==> flow/design.v <==
module i2c_master
  #(
    parameter SYSTEM_CLK_FREQUENCY = 100000000,
    parameter I2C_CLK_FREQUENCY = 250000,
    parameter DATA_WIDTH = 8)
  (
    input clkIn,
    input rstIn,
    input rdEnIn,
    input wrEnIn,
    input [DATA_WIDTH-1:0] rdDataIn,
    output reg [DATA_WIDTH-1:0] wrDataOut,
    output reg rdFifoEnOut,
    output reg wrFifoEnOut,
    output reg sclOut,
    inout sdaBi);
  parameter SCL_HIGH     = 2'b00;
  parameter SCL_HIGH_MID = 2'b01;
  parameter SCL_LOW      = 2'b10;
  parameter SCL_LOW_MID  = 2'b11;
  localparam SCL_CLK_PERIOD_COUNT = SYSTEM_CLK_FREQUENCY / I2C_CLK_FREQUENCY;
  localparam SCL_CLK_DIV_COUNT = SCL_CLK_PERIOD_COUNT / 4;
  reg [1:0] sclState;
  integer sclDivCount;
  parameter IDLE       = 4'b0000;
  parameter START_COND = 4'b0001;
  parameter SEND_ADDR  = 4'b0010;
  parameter WAIT_ACK   = 4'b0011;
  parameter TX_DATA    = 4'b0100;
  parameter RX_DATA    = 4'b0101;
  parameter TX_ACK     = 4'b0110;
  parameter RX_ACK     = 4'b0111;
  parameter STOP_COND  = 4'b1000;
  reg [3:0] i2cState;
  reg sclEn;
  reg sdaR;
  reg rdSdaEnLow;
  always @ (posedge clkIn) begin
    if (rstIn == 1'b1) begin
      sclState    <= SCL_HIGH;
      sclDivCount <= 0;
      sclOut      <= 1'b1;
    end
    else begin
      case (sclState)
        SCL_HIGH :
          begin
            sclOut <= 1'b1;
            if (sclEn == 1'b1) begin
              if (sclDivCount == SCL_CLK_DIV_COUNT-1) begin
                sclDivCount <= 0;
                sclState <= SCL_HIGH_MID;
              end
              else begin
                sclDivCount <= sclDivCount + 1;
              end
            end
            else begin
              sclDivCount <= 0;
              sclState <= SCL_HIGH;
            end
          end
        SCL_HIGH_MID :
          begin
            sclOut <= 1'b1;
            if (sclEn == 1'b1) begin
              if (sclDivCount == SCL_CLK_DIV_COUNT-1) begin
                sclDivCount <= 0;
                sclState <= SCL_LOW;
              end
              else begin
                sclDivCount <= sclDivCount + 1;
              end
            end
            else begin
              sclDivCount <= 0;
              sclState <= SCL_HIGH;
            end
          end
        SCL_LOW :
          begin
            sclOut <= 1'b0;
            if (sclEn == 1'b1) begin
              if (sclDivCount == SCL_CLK_DIV_COUNT-1) begin
                sclDivCount <= 0;
                sclState <= SCL_LOW_MID;
              end
              else begin
                sclDivCount <= sclDivCount + 1;
              end
            end
            else begin
              sclDivCount <= 0;
              sclState <= SCL_HIGH;
            end
          end
        SCL_LOW_MID :
          begin
            sclOut <= 1'b0;
            if (sclEn == 1'b1) begin
              if (sclDivCount == SCL_CLK_DIV_COUNT-1) begin
                sclDivCount <= 0;
                sclState <= SCL_HIGH;
              end
              else begin
                sclDivCount <= sclDivCount + 1;
              end
            end
            else begin
              sclDivCount <= 0;
              sclState <= SCL_HIGH;
            end
          end
      endcase
    end
  end
  always @ (posedge clkIn) begin
    if (rstIn == 1'b1) begin
      i2cState <= IDLE;
      sclEn <= 1'b0;
      sdaR  <= 1'b1;
      rdSdaEnLow <= 1'b1;
    end
    else begin
      case (i2cState)
        IDLE :
          begin
            sclEn <= 1'b0;
            rdSdaEnLow <= 1'b1;
            if (rdEnIn == 1'b1 || wrEnIn == 1'b1) begin
              i2cState <= START_COND;
            end
          end
        START_COND :
          begin
            rdSdaEnLow = 1'b1;
            sdaR  = 1'b0;
            sclEn = 1'b1; 
          end
      endcase
    end
  end
  assign sdaBi = (rdSdaEnLow == 1'b1) ? sdaR : 1'bz;
endmodule
==> Tool chain data of i2c_master <==
The steps from the RTL of i2c_master to its reports follow in flow order.
Lines are those of the file above, counted from 1.
Operators carry their Yosys type and port widths (W data, S select, Z words).
{ "design": {"top": "i2c_master", "clock_port": "clkIn", "cell_library": "sky130hd", "lib_corner": "tt_025C_1v80"} }

==> Elaborated design <==
Yosys after proc, flatten, opt, wreduce and memory -nomap, before mapping. Memory bits, and registers merged into a memory's read port (data or address), are not among the register bits. Print and check cells are not counted.
{ "classes": {"n_addsub": 1, "n_mul": 0, "div_mod_pow": 0, "compare": 0, "eq_ne": 8, "shift": 0, "muxes": 14, "n_logic": 0, "reduce_logical": 10} }
{ "ops": {"columns": ["operator", "n"], "rows": [
  ["$mux W32", 3],
  ["$add A32 B2 Y32 const B", 1],
  ["$eq A32 B8 Y1 const B", 1],
  ["$mux W2", 8],
  ["$ne A3 B3 Y1 const B", 4],
  ["$pmux W2 S4", 1],
  ["$reduce_and A5 Y1", 1],
  ["$eq A2 B2 Y1 const B", 2],
  ["$reduce_or A2 Y1", 2],
  ["$logic_not A4 Y1", 1],
  ["$reduce_bool A4 Y1", 1],
  ["$reduce_or A4 Y1", 1],
  ["$pmux W1 S2", 2],
  ["$eq A2 B1 Y1 const B", 1],
  ["$logic_not A2 Y1", 1],
  ["$reduce_and A2 Y1", 1],
  ["$reduce_bool A2 Y1", 1],
  ["$logic_or A1 B1 Y1", 1]
]} }
{ "word_totals": {"ff_bits": 38, "latchBits": 0, "ramBits": 0, "romBits": 0, "clocked_rd_ports_x_width": 0, "n_memories": 0, "input_bits": 12, "wordCells": 39} }

==> Longest topological paths <==
Depth = most cells in a row (Yosys ltp): at word level without a register or memory, in the mapped netlist without a sequential cell, where the memories' decode and read muxes count.
{ "logic_depth": {"ltp_word": 4, "ABC_AREA": 1, "depth_mapped": 10, "depth_no_buf": 10} }

==> Mapped cells and area <==
The flow's flattened synthesis, as Yosys stat reports it; memories are mapped. The netlist is that of the ABC_AREA named above (0 if unset); the other value can give another one.
{ "by_type": {"columns": ["cell_type", "n"], "rows": [
  ["sky130_fd_sc_hd__dfxtp_1", 41],
  ["sky130_fd_sc_hd__nand2_1", 120],
  ["sky130_fd_sc_hd__nor2_1", 77],
  ["sky130_fd_sc_hd__inv_1", 31],
  ["sky130_fd_sc_hd__buf_4", 13],
  ["sky130_fd_sc_hd__a21oi_1", 17],
  ["sky130_fd_sc_hd__nand3_1", 15],
  ["sky130_fd_sc_hd__nor2_2", 9],
  ["sky130_fd_sc_hd__xnor2_1", 6],
  ["sky130_fd_sc_hd__nand3_2", 3],
  ["sky130_fd_sc_hd__nand2_2", 4],
  ["sky130_fd_sc_hd__nand2_4", 2],
  ["sky130_fd_sc_hd__nand3b_1", 3],
  ["sky130_fd_sc_hd__nor2_4", 2],
  ["sky130_fd_sc_hd__nand4_1", 3],
  ["sky130_fd_sc_hd__or2_2", 3],
  ["sky130_fd_sc_hd__a21oi_2", 2],
  ["sky130_fd_sc_hd__o21ai_0", 3]
]} }
Not listed: further types 9, cells in them 11.
{ "mapped": {"cell_count": 365, "mapped_area_mm2": 0.002306, "sequential_area_mm2": 0.0008208, "ffs": 41, "n_buf": 13} }

==> Path before layout <==
Path of least setup slack by OpenSTA after synthesis, without wires, with an ideal clock, recovery checks aside; 20% of the period is set as input and as output delay. Where synthesis merged equal registers, the netlist keeps one of their names.
{ "synth_path": {"kind": "register to register", "from": "register sclDivCount[0]", "to": "register sclState", "period_ns": 2.83, "setup_time_ns": 0.112, "arrival_ns": 1.317, "required_ns": 2.718, "path_slack_ns": 1.401, "delay_ns": 1.429, "stages": 11, "synth_period_reached_ns": 1.429} }
"delay_ns" = arrival - input delay + setup time.
"stages": output pins that drive a net of the path, with the launching flip-flop's if there is one; two outputs of one cell count as two.
"synth_period_reached_ns" is the clock period less the worst setup slack; recovery checks do not enter. This is arithmetic on one report: input and output delays are still those of the set period (20% each).
An end named without its bit number is one bit of that signal or, where synthesis recoded a state register, one of its new flip-flops.
At most two assigning lines are given for a register; there are more.
{ "synth_via": {"cell_sequence": "sky130_fd_sc_hd__dfxtp_1 sky130_fd_sc_hd__ha_1 sky130_fd_sc_hd__inv_1 sky130_fd_sc_hd__nor2_1 sky130_fd_sc_hd__nand2_1 sky130_fd_sc_hd__nor2_1 sky130_fd_sc_hd__nand2_1 sky130_fd_sc_hd__nor2_1 sky130_fd_sc_hd__nor2_1 sky130_fd_sc_hd__nand2_1 sky130_fd_sc_hd__nand2_1"} }
{ "synth_rtl": {"columns": ["item", "line", "source"], "rows": [
  ["from (decl)", 24, "integer sclDivCount;"],
  ["from (assign)", 55, "sclDivCount <= sclDivCount + 1;"],
  ["from (assign)", 72, "sclDivCount <= sclDivCount + 1;"],
  ["to (assign)", 40, "sclState    <= SCL_HIGH;"],
  ["to (assign)", 52, "sclState <= SCL_HIGH_MID;"],
  ["to (decl)", 23, "reg [1:0] sclState;"]
]} }
No chain of elaborated cells between the ends is given.

==> Timing after layout <==
From the final timing report of job 1: the path of least setup slack in the routed layout; clock arrival at registers is part of the times.
{ "layout_path": {"kind": "register to register", "from": "register sclDivCount[1]", "to": "register sclState", "period_ns": 1.86, "setup_time_ns": 0.10, "arrival_ns": 1.82, "required_ns": 2.05, "path_slack_ns": 0.23, "stages": 11} }
An end named without its bit number is one bit of that signal or, where synthesis recoded a state register, one of its new flip-flops.
At most two assigning lines are given for a register; there are more.
{ "layout_via": {"cell_sequence": "sky130_fd_sc_hd__dfxtp_1 sky130_fd_sc_hd__ha_1 sky130_fd_sc_hd__inv_1 sky130_fd_sc_hd__nor2_1 sky130_fd_sc_hd__nand2_1 sky130_fd_sc_hd__nor2_1 sky130_fd_sc_hd__nand2_1 sky130_fd_sc_hd__nor2_1 sky130_fd_sc_hd__nand3_1 sky130_fd_sc_hd__nand2_1 sky130_fd_sc_hd__inv_1"} }
{ "layout_rtl": {"columns": ["item", "line", "source"], "rows": [
  ["from (decl)", 24, "integer sclDivCount;"],
  ["from (assign)", 55, "sclDivCount <= sclDivCount + 1;"],
  ["from (assign)", 72, "sclDivCount <= sclDivCount + 1;"],
  ["to (assign)", 40, "sclState    <= SCL_HIGH;"],
  ["to (assign)", 52, "sclState <= SCL_HIGH_MID;"],
  ["to (decl)", 23, "reg [1:0] sclState;"]
]} }
No chain of elaborated cells between the ends is given.

Lab notebook: i2c_master

Module i2c_master, platform sky130hd: 2 stored runs of the flow (Yosys, OpenROAD) with differing settings, in no particular order. Input and output delays are each 20% of the period that was set; the output load is 0.01 pF.
"worst_setup_path_time_ns" means the part of the period allowed to the worst setup path (the constraints hold back 20% at inputs and 20% at outputs) less its slack; where the path has registers, the arrival times of their clocks count too.
By "total_power_w" is meant OpenSTA's value without simulated activity: inputs other than the clock are taken to toggle once in ten clock periods, and the tool carries that through the logic.
[
  {
    "run": "job 1",
    "settings": { "period_ns": 1.86, "CORE_UTILIZATION": 29, "PLACE_DENSITY_LB_ADDON": 0.04, "HOLD_SLACK_MARGIN": 0.3, "CORE_ASPECT_RATIO": 1.51, "ABC_AREA": 1, "CTS_CLUSTER_SIZE": 26, "CAP_MARGIN": 15, "MIN_ROUTING_LAYER": "met2", "CORE_MARGIN": 2, "SLEW_MARGIN": 20 },
    "results": { "synth_chip_area_mm2": 0.002306, "die_area_mm2": 0.0086959, "post_route_stdcell_area_mm2": 0.0026263, "util_frac": 0.334, "worstSetupSlack_ns": 0.231, "tns_setup_ns": 0.000, "fin_hold_ws_ns": 0.445, "total_power_w": 0.001932, "worst_setup_path_time_ns": 1.63, "path_kind": "register to register" }
  },
  {
    "run": "job 2",
    "settings": { "period_ns": 2.24, "CAP_MARGIN": 20, "CORE_MARGIN": 2, "CORE_UTILIZATION": 40, "SLEW_MARGIN": 20 },
    "results": { "synth_chip_area_mm2": 0.0020044, "die_area_mm2": 0.0055935, "post_route_stdcell_area_mm2": 0.0021908, "util_frac": 0.458, "worstSetupSlack_ns": 0.392, "tns_setup_ns": 0.000, "fin_hold_ws_ns": 0.263, "total_power_w": 0.001473, "worst_setup_path_time_ns": 1.85, "path_kind": "register to register" }
  }
]
