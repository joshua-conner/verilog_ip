==> flow/design.v <==
module spi_clk_gen
  # (
    parameter SYSTEM_CLK_FREQ = 100_000_000,
    parameter SCLK_FREQ = 1_000_000,
    parameter CPOL = 1'b0,
    parameter CPHA = 1'b0)
  (
    input  clkIn,
    input  rstIn,
    input  enIn,
    output risingSpiClkEdgePulseOut,
    output fallingSpiClkEdgePulseOut,
    output spiClkOut);
  localparam SPI_PERIOD_COUNT   = SYSTEM_CLK_FREQ / SCLK_FREQ;
  localparam SPI_CLK_HIGH_COUNT = (SPI_PERIOD_COUNT / 2) - 2;  
  localparam SPI_CLK_LOW_COUNT  = (SPI_PERIOD_COUNT / 2) - 2;  
  parameter STATE_CLK_WIDTH = 2;
  parameter STATE_CLK_LOW    = 2'b00;
  parameter STATE_CLK_L_TO_H = 2'b01;
  parameter STATE_CLK_HIGH   = 2'b10;
  parameter STATE_CLK_H_TO_L = 2'b11;
  reg [STATE_CLK_WIDTH-1:0] spiClkState;
  reg spiClkLocal;
  reg risingSpiClkEdgePulse;
  reg fallingSpiClkEdgePulse;
  integer spiClkPeriodCount;
  assign spiClkOut                 = (enIn == 1'b1) ? ((CPOL == 1'b0) ? spiClkLocal : ~spiClkLocal) : CPOL;
  assign risingSpiClkEdgePulseOut  = (CPOL == 1'b0) ? risingSpiClkEdgePulse : fallingSpiClkEdgePulse;
  assign fallingSpiClkEdgePulseOut = (CPOL == 1'b0) ? fallingSpiClkEdgePulse : risingSpiClkEdgePulse;
  always @ (posedge clkIn) begin
    if (rstIn == 1'b1) begin
      spiClkLocal            <= 1'b0;
      spiClkState            <= STATE_CLK_LOW;
      spiClkPeriodCount      <= 0;
      risingSpiClkEdgePulse  <= 1'b0;
      fallingSpiClkEdgePulse <= 1'b0;
    end
    else begin
      risingSpiClkEdgePulse  = 1'b0;
      fallingSpiClkEdgePulse = 1'b0;
      if (enIn == 1'b1) begin
        case (spiClkState)
          STATE_CLK_LOW :
            begin
              spiClkLocal = 1'b0;
              if (spiClkPeriodCount == SPI_CLK_LOW_COUNT) begin
                spiClkState = STATE_CLK_L_TO_H;
              end
              else begin
                spiClkPeriodCount = spiClkPeriodCount + 1;
              end
            end
          STATE_CLK_L_TO_H :
            begin
              risingSpiClkEdgePulse = 1'b1;
              spiClkPeriodCount     = 0;
              spiClkState = STATE_CLK_HIGH;
            end
          STATE_CLK_HIGH :
            begin
              spiClkLocal = 1'b1;
              if (spiClkPeriodCount == SPI_CLK_HIGH_COUNT) begin
                spiClkState = STATE_CLK_H_TO_L;
              end
              else begin
                spiClkPeriodCount = spiClkPeriodCount + 1;
              end
            end
          STATE_CLK_H_TO_L :
            begin
              fallingSpiClkEdgePulse = 1'b1;
              spiClkPeriodCount      = 0;
              spiClkState = STATE_CLK_LOW;
            end
          default :
            spiClkState = STATE_CLK_LOW;
        endcase
      end
      else begin
        spiClkState       = STATE_CLK_LOW;
        spiClkPeriodCount = 0;
      end
    end
  end
endmodule
module spi_master
  # (
    parameter SYSTEM_CLK_FREQ = 100_000_000,
    parameter SCLK_FREQ       = 1_000_000,
    parameter SYSTEM_CLK_PER  = 10,
    parameter MIN_CS_SETUP    = 100,
    parameter MIN_CS_HOLD     = 20,
    parameter MIN_CS_DISABLE  = 20,
    parameter CPOL            = 1'b0,
    parameter CPHA            = 1'b0,
    parameter SPI_DATA_WIDTH  = 8,
    parameter CS_DEVICE_COUNT = 1)
  (
    input  clkIn,
    input  rstIn,
    input  enIn,
    output busyOut,
    input  loadDataIn,
    output validDataOut,
    input  [SPI_DATA_WIDTH-1:0] dataRxIn,
    output [SPI_DATA_WIDTH-1:0] dataTxOut,
    output spiClkOut,
    output [CS_DEVICE_COUNT-1:0] spiCsLowOut,
    output spiMosiOut,
    input  spiMisoIn);
  localparam CS_SETUP_COUNT   = MIN_CS_SETUP   / SYSTEM_CLK_PER;
  localparam CS_HOLD_COUNT    = MIN_CS_HOLD    / SYSTEM_CLK_PER;
  localparam CS_DISABLE_COUNT = MIN_CS_DISABLE / SYSTEM_CLK_PER;
  parameter STATE_WIDTH = 3;
  parameter STATE_IDLE             = 3'b000;
  parameter STATE_CS_H_TO_L        = 3'b001;
  parameter STATE_CS_SETUP_DELAY   = 3'b010;
  parameter STATE_TRANSMIT         = 3'b011;
  parameter STATE_CS_HOLD_DELAY    = 3'b100;
  parameter STATE_CS_L_TO_H        = 3'b101;
  parameter STATE_CS_DISABLE_DELAY = 3'b110;
  reg [STATE_WIDTH-1:0] spiState;
  reg [SPI_DATA_WIDTH-1:0] txData;
  reg [SPI_DATA_WIDTH-1:0] rxData;
  wire txShiftEn;  
  wire rxShiftEn;  
  reg spiClkEnIn;
  wire spiClkLocal;
  wire risingSpiClkEdgePulse;
  wire fallingSpiClkEdgePulse;
  reg spiCsLowLocal;
  reg spiMosiLocal;
  reg validDataLocal;
  reg [SPI_DATA_WIDTH-1:0] dataTxLocal;
  integer csSetupDelayCount;
  integer csHoldDelayCount;
  integer csDisableDelayCount;
  integer bitCount;  
  integer byteCount;
  assign spiClkOut    = spiClkLocal;
  assign spiCsLowOut  = spiCsLowLocal;
  assign spiMosiOut   = spiMosiLocal;
  assign validDataOut = validDataLocal;
  assign dataTxOut    = dataTxLocal;
  always @ (posedge clkIn) begin
    if (rstIn == 1'b1) begin
      dataTxLocal = 0;
    end
    else begin
      if (validDataLocal == 1'b1) begin
        dataTxLocal = txData;
      end
    end
  end
  always @ (posedge clkIn) begin
    if (rstIn == 1'b1) begin
      spiState            <= STATE_IDLE;
      spiClkEnIn          <= 1'b0;
      spiCsLowLocal       <= 1'b1;
      spiMosiLocal        <= 1'bZ;
      csSetupDelayCount   <= 0;
      csHoldDelayCount    <= 0;
      csDisableDelayCount <= 0;
      txData              <= 0;
      rxData              <= 0;
      bitCount            <= 0;
      byteCount           <= 0;
      validDataLocal      <= 0;
    end
    else begin
      validDataLocal = 1'b0;
      case (spiState)
        STATE_IDLE :
          begin
            spiCsLowLocal = 1'b1;
            if (enIn == 1'b1) begin
              spiState = STATE_CS_H_TO_L;
            end
          end
        STATE_CS_H_TO_L :
          begin
            spiCsLowLocal = 1'b0;
            spiState = STATE_CS_SETUP_DELAY;
          end
        STATE_CS_SETUP_DELAY :
          begin
            if (csSetupDelayCount == CS_SETUP_COUNT-1) begin
              csSetupDelayCount = 0;
              rxData = dataRxIn;
              spiMosiLocal = rxData[SPI_DATA_WIDTH-1];
              spiState = STATE_TRANSMIT;
            end
            else begin
              csSetupDelayCount = csSetupDelayCount + 1;
            end
          end
        STATE_TRANSMIT :
          begin
            spiClkEnIn = 1'b1;
            spiMosiLocal = rxData[SPI_DATA_WIDTH-1];
            if (bitCount == 0) begin
              rxData = dataRxIn;
            end
            if (txShiftEn == 1'b1) begin
              txData = {txData[SPI_DATA_WIDTH-2:0], spiMisoIn};
            end
            if (rxShiftEn == 1'b1) begin
              rxData = {rxData[SPI_DATA_WIDTH-2:0], 1'b0};
              bitCount = bitCount + 1;
              if (bitCount == SPI_DATA_WIDTH) begin
                validDataLocal = 1'b1;
                byteCount      = byteCount + 1;
                bitCount       = 0;
                if (enIn == 1'b0) begin
                  spiClkEnIn = 1'b0;
                  spiState = STATE_CS_HOLD_DELAY;
                end
              end
            end
          end
        STATE_CS_HOLD_DELAY :
          begin
            if (csHoldDelayCount == CS_HOLD_COUNT-1) begin
              csHoldDelayCount = 0;
              spiState = STATE_CS_L_TO_H;
            end
            else begin
              csHoldDelayCount = csHoldDelayCount + 1;
            end
          end
        STATE_CS_L_TO_H :
          begin
            spiCsLowLocal = 1'b1;
            spiMosiLocal  = 1'bZ;
            spiState = STATE_CS_DISABLE_DELAY;
          end
        STATE_CS_DISABLE_DELAY :
          begin
            if (csDisableDelayCount == CS_DISABLE_COUNT-1) begin
              csDisableDelayCount = 0;
              spiState = STATE_IDLE;
            end
            else begin
              csDisableDelayCount = csDisableDelayCount + 1;
            end
          end
        default :
          spiState = STATE_IDLE;
      endcase
    end
  end
  spi_clk_gen # (
    .SYSTEM_CLK_FREQ(SYSTEM_CLK_FREQ),
    .SCLK_FREQ(SCLK_FREQ),
    .CPOL(CPOL),
    .CPHA(CPOL))
   SPI_CLK (
    .clkIn(clkIn),
    .rstIn(rstIn),
    .enIn(spiClkEnIn),
    .risingSpiClkEdgePulseOut(risingSpiClkEdgePulse),
    .fallingSpiClkEdgePulseOut(fallingSpiClkEdgePulse),
    .spiClkOut(spiClkLocal));
  assign txShiftEn = (CPOL == 1'b0)  ?
                     ((CPHA == 1'b0) ? risingSpiClkEdgePulse  : fallingSpiClkEdgePulse) : 
                     ((CPHA == 1'b0) ? fallingSpiClkEdgePulse : risingSpiClkEdgePulse);
  assign rxShiftEn = (CPOL == 1'b0)  ?
                     ((CPHA == 1'b0) ? fallingSpiClkEdgePulse : risingSpiClkEdgePulse) : 
                     ((CPHA == 1'b0) ? risingSpiClkEdgePulse  : fallingSpiClkEdgePulse);
endmodule
-- Step by step through the tools: spi_master
Tool output for the design above, in the order of the flow.
Lines are those of the file above, counted from 1.
Library cell names are shortened.
Not given: n/a
- top module: spi_master
- clock port: clkIn
- library: sky130hd
- corner: tt_025C_1v80

-- Word-level counts
Counts by Yosys on the flattened word-level netlist (proc, flatten, opt, wreduce; memories kept). Register bits leave out memories and registers merged into their read ports (data or address). Print and check cells are left out. Cells with the same type and inputs are merged into one.
- add/subtract/negate cells at 5
- eq/ne operators at 26
- noted muxes and demuxes: 33
- bitwise gates (word level): 4
- noted reduce/logical cells: 21
- operators by type and width (operator ; number):
    32-bit by 2-bit adder with 32-bit output (second input constant) ; 5
    32-bit 2-to-1 mux ; 5
    32-bit by 2-bit == test with 1-bit output (second input constant) ; 2
    32-bit by 5-bit == test with 1-bit output (second input constant) ; 2
    32-bit case mux with 2-bit select ; 1
    32-bit by 7-bit == test with 1-bit output (second input constant) ; 1
    32-bit zero test ; 1
    8-bit 2-to-1 mux ; 3
    3-bit case mux with 7-bit select ; 1
    3-bit 2-to-1 mux ; 7
    8-bit case mux with 2-bit select ; 1
    2-bit inequality test (second input constant) ; 7
    2-bit AND reduction ; 6
    3-bit == test (second input constant) ; 3
    3-bit OR reduction ; 3
    2-bit OR reduction ; 4
    2-bit case mux with 4-bit select ; 1
    1-bit case mux with 2-bit select ; 4
    7-bit AND reduction ; 1
    1-bit 2-to-1 mux ; 7
    2-bit by 1-bit inequality test with 1-bit output (second input constant) ; 3
    3-bit by 2-bit == test with 1-bit output (second input constant) ; 2
    1-bit inverter ; 4
    2-bit == test (second input constant) ; 2
    2-bit nonzero test ; 2
    4-bit nonzero test ; 1
    2-bit 2-to-1 mux ; 2
    3-bit by 1-bit == test with 1-bit output (second input constant) ; 1
Other operator kinds: 7; their cells: 7.
- noted bits in registers: 196
- output and inout port bits at 13
- elaborated cells at 107

-- Logic depth
Yosys ltp: most cells in a row. Word level: on the elaborated netlist, between registers, memories and ports. Mapped: between sequential cells and ports; inverters and the memories' decode and read muxes count.
- depth in word-level cells at 5
- noted ABC_AREA: 0
- depth in mapped cells at 10
- depth with buffers taken out at 10

-- Synthesis result
The flow's flattened synthesis, as Yosys stat reports it; memories are mapped. The netlist is that of the ABC_AREA named above (0 if unset); the other value can give another one.
Totals and module areas in this step are rounded.
- cells by type (cell type ; number ; total area (um^2)):
    dfxtp_1 ; 201 ; 4.02E+03
    xor2_1 ; 102 ; 893.357
    nor2_1 ; 212 ; 795.763
    nand3_1 ; 82 ; 410.394
    xnor2_1 ; 46 ; 402.886
    nand2_1 ; 84 ; 315.302
    nand4_1 ; 50 ; 312.8
    nor4_1 ; 33 ; 206.448
    mux2i_1 ; 20 ; 200.192
    nor3_1 ; 38 ; 190.182
    a21oi_1 ; 35 ; 175.168
    and4_1 ; 17 ; 148.893
    and3_1 ; 21 ; 131.376
    clkbuf_1 ; 35 ; 131.376
    ha_1 ; 10 ; 125.12
    o21ai_0 ; 24 ; 120.115
    inv_1 ; 28 ; 105.101
    or3_1 ; 12 ; 75.072
Not listed: further types 37, cells in them 103.
- noted mapped cells: 1153
- chip area (Yosys): 9540 um^2
- flip-flop cells at 202
- buffer cells at 54
The figures by module come from a second, unflattened synthesis with its own total; it is not the netlist above.
- cells (unflattened synthesis) at 1183
- noted area total of the unflattened synthesis: 9860 um^2
Rows give one instance, submodules left out.
- modules (module ; instances ; cells ; area (um^2) ; sequential area (um^2)):
    spi_master ; 1 ; 965 ; 7970 ; 3270
    spi_clk_gen ; 1 ; 218 ; 1880 ; 781

-- Timing after synthesis
Path of least setup slack by OpenSTA after synthesis, without wires, with an ideal clock, recovery checks aside; 20% of the period is set as input and as output delay. Where synthesis merged equal registers, the netlist keeps one of their names.
- kind: reg2reg
- from: reg bitCount[0]
- to: reg spiState
- noted clock period: 3.04 ns
- launch time at the first pin: 0.000 ns
- noted arrival: 2.513 ns
- noted slack: 0.395 ns
- delay of the path: 2.645 ns
- stages on the path at 9
- period reached after synthesis at 2.645 ns
"delay of the path" is the arrival time less input delay plus setup time.
"stages on the path" counts driving pins, that of a launching flip-flop among them; a cell with two outputs on the path counts twice.
"period reached after synthesis" = period - worst setup slack (recovery checks aside). The figure is calculated, with input and output delays left at 20% of the set period.
Where an end lacks its bit number, it is one bit of the signal, or one of the new flip-flops if synthesis recoded a state register.
The rows between start and end are the longest chain of elaborated cells between them; the timing report does not say that the signal goes this way. Where chains are equally long, one stands for them.
A line is the first line of the expression or statement that the cell stems from. Yosys adds cells for indexed reads and writes and turns some case tables into memories.
A register here has more assigning lines than the two given.
- cells stage by stage: dfxtp_1 -> ha_1 -> nand4_2 -> or4_4 -> o41ai_2 -> o21ai_1 -> or4_4 -> nor4b_2 -> nor3_1
- noted cells in the longest elaborated chain: 5
- elaborated cells on any way between the ends at 7
- RTL lines with such cells: 4
- classes of those cells: 1 x add/sub; 2 x eq/ne; 3 x mux; 1 x reduce/logical
- ends and longest elaborated chain, after synthesis (what ; RTL line ; source):
    start: declaration ; 138 ; integer bitCount;
    start: assignment ; 166 ; bitCount            <= 0;
    start: assignment ; 209 ; bitCount = bitCount + 1;
    32-bit by 2-bit adder with 32-bit output ; 209 ;
    32-bit by 5-bit == test with 1-bit output ; 210 ; if (bitCount == SPI_DATA_WIDTH) begin
    3-bit 2-to-1 mux ; 210 ;
    3-bit 2-to-1 mux ; 207 ; if (rxShiftEn == 1'b1) begin
    3-bit case mux with 7-bit select ; 172 ; case (spiState)
    end: assignment ; 177 ; spiState = STATE_CS_H_TO_L;
    end: assignment ; 183 ; spiState = STATE_CS_SETUP_DELAY;
    end: declaration ; 122 ; reg [STATE_WIDTH-1:0] spiState;

-- Timing after layout
Path of least setup slack in the final report of run A (OpenROAD, finished layout, wires in). Where an end is a register, its clock arrival counts in the times.
- kind: reg2reg
- from: reg bitCount[0]
- to: reg spiState
- noted clock period: 4.3 ns
- launch time at the first pin: 0.51 ns
- noted arrival: 3.40 ns
- noted slack: 1.27 ns
- stages on the path at 10
Where an end lacks its bit number, it is one bit of the signal, or one of the new flip-flops if synthesis recoded a state register.
The rows between start and end are the longest chain of elaborated cells between them; the timing report does not say that the signal goes this way. Where chains are equally long, one stands for them.
A register here has more assigning lines than the two given.
- cells stage by stage: dfxtp_1 -> ha_1 -> nand4_2 -> nor4_4 -> nand3_1 -> xor2_1 -> o211ai_1 -> or4_4 -> nor4b_2 -> nor3_1
- noted cells in the longest elaborated chain: 5
- elaborated cells on any way between the ends at 7
- RTL lines with such cells: 4
- classes of those cells: 1 x add/sub; 2 x eq/ne; 3 x mux; 1 x reduce/logical
- ends and longest elaborated chain, after layout (what ; RTL line ; source):
    start: declaration ; 138 ; integer bitCount;
    start: assignment ; 166 ; bitCount            <= 0;
    start: assignment ; 209 ; bitCount = bitCount + 1;
    32-bit by 2-bit adder with 32-bit output ; 209 ;
    32-bit by 5-bit == test with 1-bit output ; 210 ; if (bitCount == SPI_DATA_WIDTH) begin
    3-bit 2-to-1 mux ; 210 ;
    3-bit 2-to-1 mux ; 207 ; if (rxShiftEn == 1'b1) begin
    3-bit case mux with 7-bit select ; 172 ; case (spiState)
    end: assignment ; 177 ; spiState = STATE_CS_H_TO_L;
    end: assignment ; 183 ; spiState = STATE_CS_SETUP_DELAY;
    end: declaration ; 122 ; reg [STATE_WIDTH-1:0] spiState;

Data sheet: physical implementation of spi_master

spi_master through Yosys and OpenROAD on sky130hd: 2 stored runs, unordered, with their settings and measured results. The constraints put input and output delay at 20% of the set period each and load the outputs with 0.01 pF.
"achieved clock period" = clock period - worst setup slack. The figure is calculated, with input and output delays left at 20% of the set period.
The measured numbers are rounded.

Run A
Settings were period_ns = 4.3; CORE_UTILIZATION = 37; PLACE_DENSITY_LB_ADDON = 0.28; CORE_MARGIN = 7; CELL_PAD_IN_SITES_GLOBAL_PLACEMENT = 1; CAP_MARGIN = 20; SLEW_MARGIN = 20
- noted the utilization: 42.9%
- noted the netlist area reported by Yosys: 9540 um^2
- noted the die footprint: 30500 um^2
- setup slack of the worst path: 1.27 ns
- worst hold slack at 0.431 ns
- achieved clock period at 3.034 ns
- noted the total negative setup slack: 0.000 ns

Run B
Settings were period_ns = 3.81; CORE_UTILIZATION = 70; SETUP_SLACK_MARGIN = 0.89; PLACE_DENSITY_LB_ADDON = 0.01; CORE_MARGIN = 6; CELL_PAD_IN_SITES_DETAIL_PLACEMENT = 1; ABC_AREA = 0; GPL_TIMING_DRIVEN = 1; CTS_CLUSTER_DIAMETER = 156; CAP_MARGIN = 5; MAX_ROUTING_LAYER = met5; SLEW_MARGIN = 20
- not finished: placement ended with error DPL-0033
