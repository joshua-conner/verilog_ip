==> flow/design.v <==
module fifo_sync 
  #(
    parameter DATA_WIDTH = 8,
    parameter FIFO_DEPTH = 8)
  (
    input clkIn,
    input rstIn,
    input wrEnIn,
    input rdEnIn,
    input [DATA_WIDTH-1:0] wrDataIn,
    output reg [DATA_WIDTH-1:0] rdDataOut,
    output isEmptyOut,
    output isFullOut);
  reg [DATA_WIDTH-1:0] fifoBuffer [FIFO_DEPTH-1:0];
  integer fifoDataCount;
  integer wrAddr;
  integer rdAddr;
  always @ (posedge clkIn)
  begin
    if (rstIn == 1'b1) begin
      fifoDataCount <= 0;
    end
    else begin
      if (rdEnIn == 1'b1 & wrEnIn == 1'b0 & fifoDataCount > 0) begin
        fifoDataCount <= fifoDataCount - 1;
      end
      else if (rdEnIn == 1'b0 & wrEnIn == 1'b1 & fifoDataCount < FIFO_DEPTH) begin
        fifoDataCount <= fifoDataCount + 1;
      end
    end
  end
  always @ (posedge clkIn)
  begin
    if (rstIn == 1'b1) begin
      wrAddr <= 0;
    end
    else if (wrEnIn == 1'b1 & fifoDataCount < FIFO_DEPTH) begin
      fifoBuffer[wrAddr] = wrDataIn;
      if (wrAddr == FIFO_DEPTH-1) begin
        wrAddr = 0;
      end
      else begin
        wrAddr = wrAddr + 1;
      end
    end
  end
  always @ (posedge clkIn)
  begin
    if (rstIn == 1'b1) begin
      rdAddr <= 0;
    end
    else if (rdEnIn == 1'b1 & fifoDataCount > 0) begin
      rdDataOut = fifoBuffer[rdAddr];
      if (rdAddr == FIFO_DEPTH-1) begin
        rdAddr = 0;
      end
      else begin
        rdAddr = rdAddr + 1;
      end
    end
  end
  assign isFullOut  = (fifoDataCount == FIFO_DEPTH) ? 1'b1 : 1'b0;
  assign isEmptyOut = (fifoDataCount == 0) ? 1'b1 : 1'b0;
endmodule
## From RTL to reports: fifo_sync

Tool output for the design above, in the order of the flow.
Lines are those of the file above, counted from 1.
Operators carry their Yosys type and port widths (W data, S select, Z words).
Library cell names are shortened.
The mark - stands for no value.

| inputs | value |
|---|---|
| top module | fifo_sync |
| clock port | clkIn |
| standard-cell library | sky130hd |
| corner | tt_025C_1v80 |

## After elaboration

Source: Yosys, flattened and elaborated, memories not mapped. Widths are those after wreduce. Registers that Yosys merges into a memory's read port (data or address) are not register bits. Print and check cells do not count. Equal cells are merged and count once.
Memory sizes are those after Yosys's memory passes, which may raise the word count (mostly to a power of two), join words into wider ones and drop unused or constant bits.

| cells by class | value |
|---|---|
| add/subtract/negate cells | 4 |
| order comparisons | 2 |
| eq/ne operators | 3 |
| multiplexer cells | 12 |
| bitwise gates (word level) | 9 |
| reductions and logical operators | 3 |

Operators with widths:

| kind | number |
|---|---|
| $mux W32 | 4 |
| $add A32 B2 Y32 const B | 3 |
| $eq A32 B4 Y1 const B | 2 |
| $gt A32 B1 Y1 const B | 1 |
| $sub A32 B2 Y32 const B | 1 |
| $lt A32 B5 Y1 const B | 1 |
| $eq A32 B5 Y1 const B | 1 |
| $logic_not A32 Y1 | 1 |
| $mux W8 | 2 |
| $and A1 B1 Y1 | 6 |
| $mux W3 | 2 |
| $mux W1 | 4 |
| $not A1 Y1 | 3 |
| $reduce_and A2 Y1 | 1 |
| $reduce_bool A2 Y1 | 1 |

| bit counts | value |
|---|---|
| flip-flop bits (word level) | 96 |
| memory bits (writable) | 64 |
| word width x clocked read ports | 8 |
| memories kept | 1 |
| input bits | 12 |
| output and inout port bits | 10 |

Memories:

| name | words | width | rd ports | wr ports | line | RTL |
|---|---|---|---|---|---|---|
| fifoBuffer | 8 | 8 | 1 | 1 | 14 | `reg [DATA_WIDTH-1:0] fifoBuffer [FIFO_DEPTH-1:0];` |

## Longest topological paths

Longest topological path by Yosys (ltp), each cell counted once; first at word level (registers and memories cut), then after technology mapping (sequential cells cut; the memories' decode and read muxes count).

| depth | value |
|---|---|
| word-level depth | 5 |
| ABC_AREA | 0 |
| mapped depth | 14 |
| depth with buffers taken out | 13 |

## Synthesis result

Yosys stat after the flow's synthesis: flattened, memories mapped to cells. It holds for the ABC_AREA given above (unset counts as 0); a run with the other value may have another netlist.
Totals and module areas in this step are rounded.

| synthesis totals | value |
|---|---|
| cells in the netlist | 854 |
| mapped area | 8510 um^2 |
| area of sequential cells | 4080 um^2 |
| flip-flops | 168 |

Cell types:

| cell | number | total area (um^2) |
|---|---|---|
| edfxtp_1 | 72 | 2.16E+03 |
| dfxtp_1 | 96 | 1.92E+03 |
| nand2_1 | 113 | 424.157 |
| ha_1 | 32 | 400.384 |
| mux4_2 | 16 | 360.346 |
| nor2_1 | 88 | 330.317 |
| a21oi_1 | 63 | 315.302 |
| xor2_1 | 34 | 297.786 |
| xnor2_1 | 31 | 271.51 |
| o21ai_0 | 34 | 170.163 |
| or3_1 | 27 | 168.912 |
| nand3_1 | 26 | 130.125 |
| nor4_1 | 20 | 125.12 |
| nand4_1 | 16 | 100.096 |
| and3_1 | 14 | 87.584 |
| nor4_4 | 4 | 85.082 |
| a21o_1 | 11 | 82.579 |
| clkbuf_1 | 21 | 78.826 |

Other cell types: 48; their cells: 136.

## Worst setup path after synthesis

OpenSTA on the mapped netlist: ideal clock, no wires. The path of least setup slack (recovery checks aside). Input and output delay are each 20% of the period. Register names are those of the netlist, which keeps one name where synthesis merged equal registers.

| timing path post-synthesis | value |
|---|---|
| path kind | input to register |
| start point | input port rdEnIn |
| end point | register fifoDataCount[31] |
| clock period | 6.54 ns |
| library setup time | 0.131 ns |
| data arrival time | 4.617 ns |
| data required time | 6.409 ns |
| setup slack | 1.793 ns |
| path delay | 3.440 ns |
| stages | 13 |
| path buffers | 0 |
| period reached after synthesis | 4.747 ns |

"path delay" is the arrival time less input delay plus setup time.
"stages": output pins that drive a net of the path, with the launching flip-flop's if there is one; two outputs of one cell count as two.
"period reached after synthesis" = period - worst setup slack (recovery checks aside). The figure is calculated, with input and output delays left at 20% of the set period.
Between the ends stands the longest chain of elaborated cells between them, by number of cells; it is not shown to be the way that was timed. Of several equally long chains one is given.
A line is the first line of the expression or statement that the cell stems from. Yosys adds cells for indexed reads and writes and turns some case tables into memories.
At most two assigning lines are given for a register; there are more.

| on the way, post-synthesis | value |
|---|---|
| path through | inv_1 > nor2_1 > o41ai_4 > nor2_2 > ha_1 > a211oi_1 > o211ai_1 > a31oi_2 > o21ai_1 > a221o_1 > or3_1 > a31oi_1 > nor3b_2 |
| length of the longest elaborated chain | 5 |
| elaborated cells on any way between the ends | 8 |

Ends and longest elaborated chain, post-synthesis:

| element | line | RTL |
|---|---|---|
| start, declared | 9 | `input rdEnIn,` |
| $not A1 Y1 | 27 | `else if (rdEnIn == 1'b0 & wrEnIn == 1'b1 & fifoDataCount < FIFO_DEPTH) begin` |
| $and A1 B1 Y1 x2 | 27 |  |
| $mux W32 | 27 |  |
| $mux W32 | 24 | `if (rdEnIn == 1'b1 & wrEnIn == 1'b0 & fifoDataCount > 0) begin` |
| end, assigned | 25 | `fifoDataCount <= fifoDataCount - 1;` |
| end, assigned | 28 | `fifoDataCount <= fifoDataCount + 1;` |
| end, declared | 15 | `integer fifoDataCount;` |

## Path in the finished layout

Path of least setup slack in the final report of run 1 (OpenROAD, finished layout, wires in). Where an end is a register, its clock arrival counts in the times.

| timing path after layout | value |
|---|---|
| path kind | register to register |
| start point | register fifoDataCount[17] |
| end point | register fifoDataCount[31] |
| clock period | 3.46 ns |
| library setup time | 0.12 ns |
| data arrival time | 3.97 ns |
| data required time | 3.77 ns |
| setup slack | -0.20 ns |
| stages | 18 |
| path buffers | 4 |

Between the ends stands the longest chain of elaborated cells between them, by number of cells; it is not shown to be the way that was timed. Of several equally long chains one is given.
At most two assigning lines are given for a register; there are more.

| on the way, after layout | value |
|---|---|
| path through | dfxtp_2 > nor4_2 > buf_4 > nand3_2 > buf_6 > o41ai_4 > nor2_4 > bufbuf_16 > ha_4 > o211ai_1 > o211ai_1 > buf_4 > a31oi_4 > o21ai_2 > a221o_1 > or3_4 > a31oi_4 > nor3b_2 |
| length of the longest elaborated chain | 4 |
| elaborated cells on any way between the ends | 9 |

Ends and longest elaborated chain, after layout:

| element | line | RTL |
|---|---|---|
| start, declared | 15 | `integer fifoDataCount;` |
| start, assigned | 25 | `fifoDataCount <= fifoDataCount - 1;` |
| start, assigned | 28 | `fifoDataCount <= fifoDataCount + 1;` |
| $lt A32 B5 Y1 | 27 | `else if (rdEnIn == 1'b0 & wrEnIn == 1'b1 & fifoDataCount < FIFO_DEPTH) begin` |
| $and A1 B1 Y1 | 27 |  |
| $mux W32 | 27 |  |
| $mux W32 | 24 | `if (rdEnIn == 1'b1 & wrEnIn == 1'b0 & fifoDataCount > 0) begin` |
| end, assigned | 25 |  |
| end, assigned | 28 |  |
| end, declared | 15 |  |

--- measured runs ---
Measured results for fifo_sync: 2 stored runs of the Yosys and OpenROAD flow on sky130hd. The settings differ; the order carries no meaning. The constraints put input and output delay at 20% of the set period each and load the outputs with 0.01 pF.
"period achieved" is the run's clock period less its worst setup slack. It is reckoned from that one timing run; input and output delays stay at 20% of the period that was set.
By "allowed time less slack (worst setup path)" is meant the share of the clock period that the worst setup path is allowed (20% is reserved at inputs, 20% at outputs), minus its slack. Clock arrival times at its registers enter into it.
Results are given in rounded form.

#### Run 1

| setting | value |
|---|---|
| period_ns | `3.46` |
| CORE_UTILIZATION | `32` |
| SETUP_SLACK_MARGIN | `0.17` |
| HOLD_SLACK_MARGIN | `-0.05` |
| GPL_TIMING_DRIVEN | `1` |
| GPL_ROUTABILITY_DRIVEN | `0` |
| CTS_CLUSTER_SIZE | `80` |
| CAP_MARGIN | `20` |
| MIN_ROUTING_LAYER | `met1` |
| MAX_ROUTING_LAYER | `met4` |
| CORE_MARGIN | `2` |
| SLEW_MARGIN | `20` |

| result | value |
|---|---|
| netlist area reported by Yosys | 8510 um^2 |
| total negative setup slack | -1.24 ns |
| lowest setup slack | -0.197 ns |
| allowed time less slack (worst setup path) | 3.66 ns |
| critical path type | register to register |
| period achieved | 3.657 ns |
| utilization | 0.429 |
| area inside the die boundary | 27900 um^2 |

#### Run 2

| setting | value |
|---|---|
| period_ns | `3.13` |
| CORE_UTILIZATION | `66` |
| PLACE_DENSITY | `0.37` |
| CORE_ASPECT_RATIO | `0.63` |
| CELL_PAD_IN_SITES_DETAIL_PLACEMENT | `1` |
| GPL_TIMING_DRIVEN | `0` |
| GPL_ROUTABILITY_DRIVEN | `1` |
| CTS_CLUSTER_SIZE | `56` |
| CTS_CLUSTER_DIAMETER | `113` |
| SLEW_MARGIN | `35` |
| MAX_ROUTING_LAYER | `met5` |
| CAP_MARGIN | `20` |
| CORE_MARGIN | `2` |

Did not finish, clock tree synthesis stopped with DPL-0033.
--- end ---
